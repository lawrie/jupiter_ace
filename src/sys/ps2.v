==> flow/design.v <==
`timescale 1ns / 1ps
`default_nettype none
module ps2 (
    input wire clk,
    input wire ps2_clk,
    input wire ps2_data,
    output wire[10:0] ps2_key
);
    reg [7:0] scancode;
    reg [1:0] extended = 2'b00;
    reg [1:0] released = 2'b00;
    reg       kb_interrupt = 1'b0;
    reg [7:0] key = 8'h00;
    reg [1:0] state = 2'b00;
    assign ps2_key = {kb_interrupt, released[1], extended[1], scancode};
    reg [1:0] ps2clk_synchr;
    reg [1:0] ps2dat_synchr;
    wire ps2clk = ps2clk_synchr[1];
    wire ps2data = ps2dat_synchr[1];
    always @(posedge clk) begin
        ps2clk_synchr[0] <= ps2_clk;
        ps2clk_synchr[1] <= ps2clk_synchr[0];
        ps2dat_synchr[0] <= ps2_data;
        ps2dat_synchr[1] <= ps2dat_synchr[0];
    end
    reg [15:0] negedge_detect = 16'h0000;
    always @(posedge clk) begin
        negedge_detect <= {negedge_detect[14:0], ps2clk};
    end
    wire ps2clk_edge = (negedge_detect == 16'hF000);
    reg [15:0] timeout_cnt = 0;
    always @(posedge clk) begin
        kb_interrupt <= 1'b0;
        if (ps2clk_edge) begin
            timeout_cnt <= 16'h0000;
            if (state == 2'b00 && !ps2data) begin  
                state <= 2'b01;
                key <= 8'h80;
            end else if (state == 2'b01) begin
                key <= {ps2data, key[7:1]};
                if (key[0]) state <= 2'b10;
            end else if (state == 2'b10) begin
		state <= ps2data ^ ^key ? 2'b11 : state <= 2'b00;
            end else if (state == 2'b11) begin
                state <= 2'b00;                
                if (ps2data) begin  
                   scancode <= key;
                   if (key == 8'hE0) extended <= 2'b01;
                   else if (key == 8'hF0) released <= 2'b01;
                   else begin
                     extended <= {extended[0], 1'b0};
                     released <= {released[0], 1'b0};
                     kb_interrupt <= 1'b1;
                   end
                end
            end      
        end else begin
            timeout_cnt <= timeout_cnt + 1;
	    if (&timeout_cnt) begin
              state <= 2'b00;
              extended <= 2'b00;
              released <= 2'b00;
            end
        end
    end
endmodule
==> Step by step through the tools: ps2 <==
Tool output for the design above, in the order of the flow.
Line numbers count from 1 in the design file above.
Operators carry their Yosys type and port widths (W data, S select, Z words).
Cell names lack the library's common part.
{ "inputs": {"top_module": "ps2", "clock_port": "clk", "library": "sky130hd", "lib_corner": "tt_025C_1v80"} }

==> Word level <==
Yosys after proc, flatten, opt, wreduce and memory -nomap, before mapping. Memory bits, and registers merged into a memory's read port (data or address), are not among the register bits. Print and check cells are not counted. Equal cells are merged and count once.
{ "op_classes": {"n_mux": 26, "compare": 1, "logic": 7, "n_eq": 15, "n_addsub": 1, "reduce_logical": 13} }
{ "ops": {"columns": ["cell", "count"], "rows": [
  ["$mux W2", 24],
  ["$add A16 B1 Y16 const B", 1],
  ["$eq A16 B16 Y1 const B", 1],
  ["$reduce_and A16 Y1", 1],
  ["$eq A8 B8 Y1 const B", 2],
  ["$reduce_and A7 Y1", 2],
  ["$ne A2 B2 Y1 const B", 5],
  ["$reduce_xor A8 Y1", 1],
  ["$mux W8", 1],
  ["$reduce_or A7 Y1", 1],
  ["$not A1 Y1", 6],
  ["$reduce_and A6 Y1", 1],
  ["$ne A5 B1 Y1 const B", 1],
  ["$eq A2 B2 Y1 const B", 2],
  ["$reduce_bool A2 Y1", 2],
  ["$ne A4 B4 Y1 const B", 1],
  ["$ne A3 B3 Y1 const B", 1],
  ["$reduce_and A3 Y1", 1],
  ["$le A2 B1 Y1 const B", 1],
  ["$eq A2 B1 Y1 const B", 1],
  ["$ne A2 B1 Y1 const B", 1],
  ["$logic_not A2 Y1", 1],
  ["$reduce_and A2 Y1", 1],
  ["$xor A1 B1 Y1", 1],
  ["$logic_and A1 B1 Y1", 1],
  ["$logic_not A1 Y1", 1],
  ["$mux W1", 1]
]} }
{ "word_totals": {"regBits": 59, "word_cells": 73, "in_bits": 3} }

==> Depth <==
Yosys ltp: most cells in a row. Word level: on the elaborated netlist, between registers, memories and ports. Mapped: between sequential cells and ports; inverters and the memories' decode and read muxes count.
{ "logic_depth": {"ltp_word": 9, "abc_area": 0, "depth_mapped": 6, "ltp_nobuf": 6} }

==> After synthesis <==
Yosys stat after the flow's synthesis: flattened, memories mapped to cells. It holds for the ABC_AREA given above (unset counts as 0); a run with the other value may have another netlist.
The area totals of this step are shown rounded.
{ "by_type": {"columns": ["type", "count"], "rows": [
  ["dfxtp_1", 37],
  ["edfxtp_1", 22],
  ["ha_1", 11],
  ["xnor2_1", 11],
  ["nor2_1", 21],
  ["inv_1", 12],
  ["nand3_1", 6],
  ["or4b_4", 2],
  ["nand2_1", 7],
  ["xor2_1", 3],
  ["buf_4", 3],
  ["or4_1", 3],
  ["xnor3_1", 1],
  ["nand4_4", 1],
  ["nor4_4", 1],
  ["a21oi_1", 4],
  ["nor3_1", 4],
  ["and2_1", 3]
]} }
Not listed: further types 17, cells in them 31.
{ "mapped": {"sequential_area_um2": 1401, "yosys_area_um2": 2253, "cell_count": 183, "ff_cells": 59} }

==> Timing after synthesis <==
Source: OpenSTA report_checks on the synthesized netlist (no wires, ideal clock, input and output delay 20% of the period each), path of least setup slack; recovery checks are left aside. Register names are those of the netlist, which keeps one name where synthesis merged equal registers.
{ "synth_timing": {"path_kind": "reg2reg", "start": "reg negedge_detect[9]", "end": "reg scancode[0]", "stages": 5, "arrival_time_ns": 1.967, "t_first_pin_ns": 0.000, "setup_slack_ns": 0.079, "setup_ns": 0.383, "path_delay_ns": 2.350, "period_ns": 2.43, "n_path_buf": 0, "synth_period_reached_ns": 2.351} }
"path_delay_ns" = arrival - input delay + setup time.
"stages": output pins that drive a net of the path, with the launching flip-flop's if there is one; two outputs of one cell count as two.
"synth_period_reached_ns" is the clock period less the worst setup slack; recovery checks do not enter. This is arithmetic on one report: input and output delays are still those of the set period (20% each).
Between the ends stands the longest chain of elaborated cells between them, by number of cells; it is not shown to be the way that was timed. Of several equally long chains one is given.
Each line given opens the expression or statement behind the cell; cells for indexed reads and writes are added by Yosys, which also makes memories of some case tables.
{ "synth_between": {"path_cell_list": "dfxtp_1 or4b_4 nor4_4 inv_1 nor3_1", "elab_chain_cells": 2, "cone_cells": 2, "classes_between": "1 x eq/ne; 1 x reduce/logical"} }
{ "synth_rtl": {"columns": ["element", "line_no", "source"], "rows": [
  ["start: declaration", 26, "reg [15:0] negedge_detect = 16'h0000;"],
  ["start: assignment", 28, "negedge_detect <= {negedge_detect[14:0], ps2clk};"],
  ["$eq A16 B16 Y1", 30, "wire ps2clk_edge = (negedge_detect == 16'hF000);"],
  ["$reduce_and A6 Y1", null, null],
  ["end: assignment", 47, "scancode <= key;"],
  ["end: declaration", 9, "reg [7:0] scancode;"]
]} }

==> Path in the finished layout <==
From the final timing report of record 1: the path of least setup slack in the routed layout; clock arrival at registers is part of the times.
{ "layout_timing": {"path_kind": "reg2reg", "start": "reg negedge_detect[9]", "end": "reg key[0]", "setup_ns": 0.36, "n_path_buf": 1, "t_first_pin_ns": 0.32, "arrival_time_ns": 2.43, "period_ns": 3.75, "stages": 6, "setup_slack_ns": 1.28} }
Between the ends stands the longest chain of elaborated cells between them, by number of cells; it is not shown to be the way that was timed. Of several equally long chains one is given.
{ "layout_between": {"path_cell_list": "dfxtp_1 or4b_4 nor4_4 buf_4 inv_1 nor2_1", "elab_chain_cells": 2, "cone_cells": 2, "classes_between": "1 x eq/ne; 1 x reduce/logical"} }
{ "layout_rtl": {"columns": ["element", "line_no", "source"], "rows": [
  ["start: declaration", 26, "reg [15:0] negedge_detect = 16'h0000;"],
  ["start: assignment", 28, "negedge_detect <= {negedge_detect[14:0], ps2clk};"],
  ["$eq A16 B16 Y1", 30, "wire ps2clk_edge = (negedge_detect == 16'hF000);"],
  ["$reduce_and A2 Y1", null, null],
  ["end: assignment", 38, "key <= 8'h80;"],
  ["end: assignment", 40, "key <= {ps2data, key[7:1]};"],
  ["end: declaration", 13, "reg [7:0] key = 8'h00;"]
]} }

==> runs of ps2 <==
Record of 2 stored runs of the RTL-to-layout flow on ps2, platform sky130hd. The runs are unordered. Constraints: input delay and output delay 20% of the set period each, output load 0.01 pF.
"achievedPeriod_ns": clock period set for the run, less the worst setup slack. It is reckoned from that one timing run; input and output delays stay at 20% of the period that was set.
By "worst_path_ns" is meant the share of the clock period that the worst setup path is allowed (20% is reserved at inputs, 20% at outputs), minus its slack. Clock arrival times at its registers enter into it.
"totalPower_w" is the tool's figure for a default switching activity; nothing was simulated.
Results are given in rounded form.
[
  {
    "run": "record 1",
    "settings": { "period_ns": 3.75, "CAP_MARGIN": 20, "CORE_MARGIN": 2, "CORE_UTILIZATION": 40, "SLEW_MARGIN": 20 },
    "results": { "tns_ns": 0.000, "totalPower_w": 0.001394, "achievedPeriod_ns": 2.474, "hold_ws_ns": 0.326, "die_um2": 6250, "util_frac": 0.479, "synthArea_um2": 2253, "ws_setup_ns": 1.276, "layout_stdcell_area_um2": 2619, "worst_path_ns": 2.47, "worstPathKind": "reg2reg" }
  },
  {
    "run": "record 2",
    "settings": { "period_ns": 2.0, "CORE_UTILIZATION": 63, "PLACE_DENSITY_LB_ADDON": 0.28, "CELL_PAD_IN_SITES_GLOBAL_PLACEMENT": 1, "ABC_AREA": 1, "GPL_ROUTABILITY_DRIVEN": 0, "CTS_CLUSTER_DIAMETER": 285, "CAP_MARGIN": 20, "CORE_MARGIN": 2, "SLEW_MARGIN": 20 },
    "results": { "tns_ns": 0.000, "layout_stdcell_area_um2": 2746, "hold_ws_ns": 0.331, "totalPower_w": 0.002649, "synthArea_um2": 2359, "util_frac": 0.756, "worst_path_ns": 1.69, "worstPathKind": "reg2reg", "ws_setup_ns": 0.309, "die_um2": 4249, "achievedPeriod_ns": 1.691 }
  }
]
